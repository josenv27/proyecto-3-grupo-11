==> flow/design.v <==
`timescale 1ns / 1ps
module ps2(
  input clk,reset,
  input ps2d,ps2c, rx_en,
  output reg rx_done_tick,
  output wire [7:0] dout
    );
      localparam [1:0] idle=2'b00, dps=2'b01 , load=2'b10 ;
      reg [1:0] state_reg, state_next;
      reg [7:0] filter_reg;
      wire [7:0] filter_next;
      reg f_ps2c_reg ;
      wire f_ps2c_next ;
      reg [3:0] n_reg , n_next ;
      reg [10:0] b_reg , b_next ;
      wire fall_edge ;
always @(posedge clk, posedge reset)
    if (reset)
        begin
            filter_reg  <= 0;
            f_ps2c_reg <= 0;
        end
    else begin
            filter_reg<= filter_next;
            f_ps2c_reg<= f_ps2c_next;
        end
assign filter_next = {ps2c, filter_reg[7:1]};
assign f_ps2c_next = (filter_reg==8'b11111111) ? 1'b1:
                     (filter_reg == 8'b00000000) ? 1'b0 :
                     f_ps2c_reg;
assign fall_edge = f_ps2c_reg & ~f_ps2c_next;
always @(posedge clk, posedge reset)
      if (reset)
          begin
              state_reg <= idle;
              n_reg <= 0 ;
              b_reg <= 0 ;
          end
      else begin
              state_reg <= state_next ;
              n_reg <= n_next;
              b_reg <= b_next;
      end
always @* begin
          state_next = state_reg;
          rx_done_tick = 1'b0;
          n_next = n_reg;
          b_next = b_reg;
      case (state_reg)
      idle:
            if (fall_edge & rx_en)
            begin
                b_next = { ps2d, b_reg [10:1]} ;
                n_next = 4'b1001;
                state_next = dps;
            end
      dps:  
            if (fall_edge) begin
                b_next = { ps2d , b_reg [10:1] };
                if (n_reg==0)
                    state_next = load;
                else
                    n_next = n_reg - 1 ;
            end
      load:  
            begin
                  state_next = idle;
                  rx_done_tick = 1'b1 ;
            end
      endcase
end
assign dout = b_reg[8:1];
endmodule
`timescale 1ns / 1ps
module teclado(
 input clk,reset,rx_done_tick,
 input [7:0] keycodeout,
 output  reg a_code,b_code,c_code,d_code,up_code,down_code,left_code,right_code
 );
reg [7:0] hexacode;
reg [7:0] offkey;
reg [7:0] keynext;
always @(posedge clk) begin
   if(reset) begin
            hexacode <= 8'h00;
       end
   else begin
          if((rx_done_tick) && (offkey != 8'hf0))
        begin
           hexacode <= keycodeout;
          end
       else if((rx_done_tick) && (keycodeout == 8'hf0))
               hexacode <= 0;
       else begin
           hexacode<=hexacode;
           end
   end
end
reg [1:0] contador;
always@(posedge clk) begin
   if(reset) begin
               contador<=0;
             end
    else if((rx_done_tick) && (keycodeout != 8'hf0) )begin
                   contador<=contador+1;
                   end
    else if((rx_done_tick) && (keycodeout == 8'hf0))begin
                   contador<=0;
                   end
    else
           contador<=contador;
end
always @(posedge clk) begin
   if(reset) begin
           offkey <= 8'h00;
       end
   else begin
       if((rx_done_tick) && (keycodeout==8'hf0))begin
          offkey <= keycodeout[7:0];
          end
       else if(contador==1)begin
             offkey <= 8'h00;
           end
       else begin
               offkey <= offkey;
          end
   end
end
always @(posedge clk) begin
   if(reset) begin
         a_code<=0;down_code<=1'b0;
         b_code<=0;up_code<=1'b0;
         c_code<=0;left_code<=1'b0;
         d_code<=0;right_code<=1'b0;
       end
   else begin
       case(hexacode)
       8'h15: begin    
                   a_code<=1'b1;
                     end
       8'h1d: begin    
                   b_code<=1'b1;
                     end
       8'h24: begin    
                   c_code<=1'b1;
                     end
       8'h5a: begin    
                   d_code<=1'b1;
                            end
       8'h75: begin
              up_code<=1'b1;
              end
       8'h72: begin
               down_code<=1'b1;
               end
       8'h6B: begin
                left_code<=1'b1;
                end
       8'h74: begin
                right_code<=1'b1;
                end
       default: begin
                 a_code<=0;down_code<=1'b0;
                 b_code<=0;up_code<=1'b0;
                 c_code<=0;left_code<=1'b0;
                 d_code<=0;right_code<=1'b0;
               end
       endcase
         end
end
endmodule
`timescale 1ns / 1ps
module topteclado(
  input clk,reset,
  input ps2d,ps2c, rx_en,
  output a,b,c,d,up,down,left,right
  );
    wire [7:0] dout;
    wire rx_done_tick;
         ps2  PS2(
             .clk(clk),.reset(reset),
             .ps2d(ps2d),.ps2c(ps2c), .rx_en(rx_en),
             .rx_done_tick(rx_done_tick),
             .dout(dout)
           );
          teclado  tecla(
              .clk(clk),
              .reset(reset),
              .rx_done_tick(rx_done_tick),
              .keycodeout(dout),
              .a_code(a),
              .b_code(b),
              .c_code(c),
              .d_code(d),
              .up_code(up),
              .down_code(down),
              .left_code(left),
              .right_code(right)
          );
endmodule
Tool chain data of topteclado. What the tools print for topteclado, step after step. Lines are those of the file above, counted from 1. Operators: Yosys type, input widths -> output width; for muxes data width and select width s. Library cell names are shortened. A cell with -- has no value.

Top module: topteclado. Clock input: clk. Standard-cell library: sky130hd. Library corner: tt_025C_1v80.

Word level. Yosys after proc, flatten, opt, wreduce and memory -nomap, before mapping. Memory bits, and registers merged into a memory's read port (data or address), are not among the register bits. Print and check cells are not counted. Equal cells are merged and count once.

Under bits in registers stands 52. Bits of input ports: 5. The figure for output and inout bits is 8. Word-level cells: 90.

For $add $sub $neg the number is 2. Under eq/ne operators stands 19. Muxes and demuxes: 28. Bitwise logic cells: 3. Under reductions and logical operators stands 22.

Operators by type and width (number): $reduce_or 7->1 (8); $eq 8x7->1 const B (5); $mux 8 (4); $pmux 11 s2 (1); $mux 11 (2); $eq 8x5->1 const B (2); $eq 8x8->1 const B (2); $ne 8x8->1 const B (2); $pmux 1 s2 (8); $mux 4 (3); $mux 2 (5); $reduce_bool 2->1 (4); $reduce_and 4->1 (2); $eq 8x6->1 const B (1); $logic_not 8->1 (1); $pmux 4 s2 (1); $ne 2x1->1 const B (3); $pmux 2 s3 (1); $eq 2x1->1 const B (2); $sub 4x1->4 const B (1); $logic_not 4->1 (1); $logic_and 1x1->1 (3); $reduce_and 3->1 (1); $reduce_bool 3->1 (1); $mux 1 (3); $and 1x1->1 (2); $add 2x1->2 const B (1); $eq 2x2->1 const B (1).

Not listed: further kinds 3, cells in them 3.

Depth. Longest topological path by Yosys (ltp), each cell counted once; first at word level (registers and memories cut), then after technology mapping (sequential cells cut; the memories' decode and read muxes count).

Word-level depth: 8. ABC_AREA: 0. Mapped depth: 7. Depth with buffers taken out: 7.

After synthesis. Yosys stat after the flow's synthesis: flattened, memories mapped to cells. It holds for the ABC_AREA given above (unset counts as 0); a run with the other value may have another netlist. The area totals of this step are shown rounded.

Cells by type: dfrtp_1 (number 25, total area 625.6 sq um); dfxtp_1 (number 26, total area 520.499 sq um); mux2_2 (number 12, total area 135.13 sq um); nor2_1 (number 27, total area 101.347 sq um); a22oi_1 (number 8, total area 60.058 sq um); a21oi_1 (number 9, total area 45.043 sq um); nand2b_1 (number 7, total area 43.792 sq um); nand2_1 (number 9, total area 33.782 sq um); and2_1 (number 5, total area 31.28 sq um); nor3b_1 (number 4, total area 30.029 sq um); o21ai_0 (number 6, total area 30.029 sq um); a21oi_2 (number 3, total area 26.275 sq um); dfstp_2 (number 1, total area 26.275 sq um); inv_1 (number 7, total area 26.275 sq um); xnor2_1 (number 3, total area 26.275 sq um); ha_1 (number 2, total area 25.024 sq um); nor4_2 (number 2, total area 25.024 sq um); nand3b_1 (number 3, total area 22.522 sq um).

Not listed: further types 28, cells in them 45.

The figure for standard cells after synthesis is 204. Under chip area (Yosys) stands 2190 sq um. The figure for flip-flop cells is 52. Buffers: 7.

By module: a second synthesis without flattening, with its own total; a netlist apart from the flattened one above.

The entry for cell total of the unflattened synthesis reads 214. The entry for area total of the unflattened synthesis reads 2370 sq um.

Rows give one instance, submodules left out.

By module: teclado (times used 1, cells 131, area 1230 sq um, seq. area 520 sq um); ps2 (times used 1, cells 83, area 1140 sq um, seq. area 652 sq um); topteclado (times used 1, cells 0, area 0.0 sq um, seq. area 0.0 sq um).

Path before layout. OpenSTA on the mapped netlist: ideal clock, no wires. The path of least setup slack (recovery checks aside). Input and output delay are each 20% of the period. Register names are those of the netlist, which keeps one name where synthesis merged equal registers.

Path type: flip-flop to flip-flop. Start point: reg PS2.filter_reg[4]. End point: reg PS2.n_reg[0]. The figure for clock period is 1.76 ns. Time at the first pin: 0.000 ns. For arrival time the number is 1.451 ns. The figure for required time is 1.635 ns. The figure for slack is 0.184 ns. For path delay the number is 1.576 ns. The entry for stages reads 5. Synthesis period reached: 1.576 ns.

"path delay" = arrival - input delay + setup time. "stages" counts driving pins, that of a launching flip-flop among them; a cell with two outputs on the path counts twice. "synthesis period reached" = period - worst setup slack (recovery checks aside). The figure is calculated, with input and output delays left at 20% of the set period. The rows between start and end are the longest chain of elaborated cells between them; the timing report does not say that the signal goes this way. Where chains are equally long, one stands for them. A line is the first line of the expression or statement that the cell stems from. Yosys adds cells for indexed reads and writes and turns some case tables into memories.

Path through: dfrtp_1 nor4_2 nand4_2 nor2_1 mux2_2. The entry for length of the longest elaborated chain reads 8. For elaborated cells on any way between the ends the number is 13. The figure for source lines of those cells is 6.

RTL lines, path after synthesis: from (decl) (RTL line 10) `reg [7:0] filter_reg;`; from (assign) (RTL line 20) `filter_reg  <= 0;`; from (assign) (RTL line 24) `filter_reg<= filter_next;`; $logic_not 8->1 (RTL line 29) `(filter_reg == 8'b00000000) ? 1'b0 :`; $mux 1 (RTL line 29); $mux 1 (RTL line 28) `assign f_ps2c_next = (filter_reg==8'b11111111) ? 1'b1:`; $not 1->1 (RTL line 31) `assign fall_edge = f_ps2c_reg & ~f_ps2c_next;`; $and 1x1->1 (RTL line 31); $and 1x1->1 (RTL line 51) `if (fall_edge & rx_en)`; $mux 4 (RTL line 51); $pmux 4 s2 (RTL line 49) `case (state_reg)`; to (assign) (RTL line 36) `n_reg <= 0 ;`; to (assign) (RTL line 41) `n_reg <= n_next;`; to (decl) (RTL line 14) `reg [3:0] n_reg , n_next ;`.

Path in the finished layout. Path of least setup slack in the final report of flow run A (OpenROAD, finished layout, wires in). Where an end is a register, its clock arrival counts in the times.

Path type: flip-flop to flip-flop. Start point: reg PS2.state_reg. End point: reg PS2.b_reg[4]. The figure for clock period is 1.72 ns. Time at the first pin: 0.32 ns. For arrival time the number is 1.85 ns. The figure for required time is 1.91 ns. The figure for slack is 0.06 ns. The entry for stages reads 5.

Where an end lacks its bit number, it is one bit of the signal, or one of the new flip-flops if synthesis recoded a state register.

Path through: dfstp_2 mux2_2 nand4_4 buf_12 mux2_2.

RTL lines, path after layout: from (decl) (RTL line 9) `reg [1:0] state_reg, state_next;`; from (assign) (RTL line 35) `state_reg <= idle;`; from (assign) (RTL line 40) `state_reg <= state_next ;`; to (assign) (RTL line 37) `b_reg <= 0 ;`; to (assign) (RTL line 42) `b_reg <= b_next;`; to (decl) (RTL line 15) `reg [10:0] b_reg , b_next ;`.

No chain of elaborated cells between the ends is given.

## Implementation results

Top module topteclado; platform sky130hd; tools Yosys and OpenROAD; 2 stored runs in no particular order. Input and output delays are each 20% of the period that was set; the output load is 0.01 pF. "achieved clock period" means the clock period less the worst setup slack. The figure is calculated, with input and output delays left at 20% of the set period. "time of the worst setup path": the worst setup path's part of the clock period (all of it between registers, 20% less for each end at a port) less its slack. A launch clock that arrives late makes it longer, a capture clock that arrives late makes it shorter. "total power of the final layout": no workload was simulated; the value follows from the tool's default switching activity. The results are shown rounded.

Files of flow run A:
==> flow/run.sh <==
#!/bin/bash
# the make line also repeats the synthesis and layout settings of config.mk as NAME=value (left out here)
make -C /OpenROAD-flow-scripts/flow DESIGN_CONFIG=/design/flow/config.mk WORK_HOME=/design/flow/orfs CLKGATE_MAP_FILE= finish
==> flow/config.mk <==
export PLATFORM = sky130hd
export DESIGN_NAME = topteclado
export DESIGN_NICKNAME = topteclado
export VERILOG_FILES = /design/flow/design.v
export SDC_FILE = /design/flow/constraint.sdc
export NUM_CORES = 4
export LEC_CHECK = 0
export CAP_MARGIN = 0
export CORE_ASPECT_RATIO = 1.6
export CORE_MARGIN = 2
export CORE_UTILIZATION = 52
export MIN_ROUTING_LAYER = met1
export PLACE_DENSITY_LB_ADDON = 0.0
export SETUP_SLACK_MARGIN = 0.08
export SLEW_MARGIN = 25
==> flow/constraint.sdc <==
create_clock -name core_clock -period 1.72 [get_ports {clk}]
set_input_delay 0.3440 -clock core_clock [delete_from_list [all_inputs] [get_ports {clk}]]
set_output_delay 0.3440 -clock core_clock [all_outputs]
set_load 0.01 [all_outputs]

Results of flow run A. The total power of the final layout comes to 2.02 mW. For the die footprint the run shows 4770 sq um. The measured lowest setup slack is 0.058 ns. The measured post-layout utilization is 0.665. The time of the worst setup path comes to 1.66 ns. Worst setup path kind: flip-flop to flip-flop. The standard-cell area after layout reads 2650 sq um. The measured netlist area reported by Yosys is 2190 sq um. The measured achieved clock period is 1.662 ns. For the smallest hold slack the run shows 0.420 ns.

Files of flow run B:
==> flow/run.sh <==
#!/bin/bash
# the make line also repeats the synthesis and layout settings of config.mk as NAME=value (left out here)
make -C /OpenROAD-flow-scripts/flow DESIGN_CONFIG=/design/flow/config.mk WORK_HOME=/design/flow/orfs CLKGATE_MAP_FILE= finish
==> flow/config.mk <==
export PLATFORM = sky130hd
export DESIGN_NAME = topteclado
export DESIGN_NICKNAME = topteclado
export VERILOG_FILES = /design/flow/design.v
export SDC_FILE = /design/flow/constraint.sdc
export NUM_CORES = 4
export LEC_CHECK = 0
export CAP_MARGIN = 20
export CORE_MARGIN = 2
export CORE_UTILIZATION = 56
export CTS_CLUSTER_DIAMETER = 325
export GPL_ROUTABILITY_DRIVEN = 0
export GPL_TIMING_DRIVEN = 1
export PLACE_DENSITY_LB_ADDON = 0.04
export SETUP_SLACK_MARGIN = 0.42
export SLEW_MARGIN = 20
==> flow/constraint.sdc <==
create_clock -name core_clock -period 1.4 [get_ports {clk}]
set_input_delay 0.2800 -clock core_clock [delete_from_list [all_inputs] [get_ports {clk}]]
set_output_delay 0.2800 -clock core_clock [all_outputs]
set_load 0.01 [all_outputs]

Results of flow run B. The total power of the final layout comes to 2.74 mW. For the die footprint the run shows 4430 sq um. The measured lowest setup slack is -0.286 ns. The measured post-layout utilization is 0.882. The time of the worst setup path comes to 1.69 ns. Worst setup path kind: flip-flop to flip-flop. The standard-cell area after layout reads 3280 sq um. The measured netlist area reported by Yosys is 2190 sq um. The measured achieved clock period is 1.686 ns. For the smallest hold slack the run shows 0.411 ns.
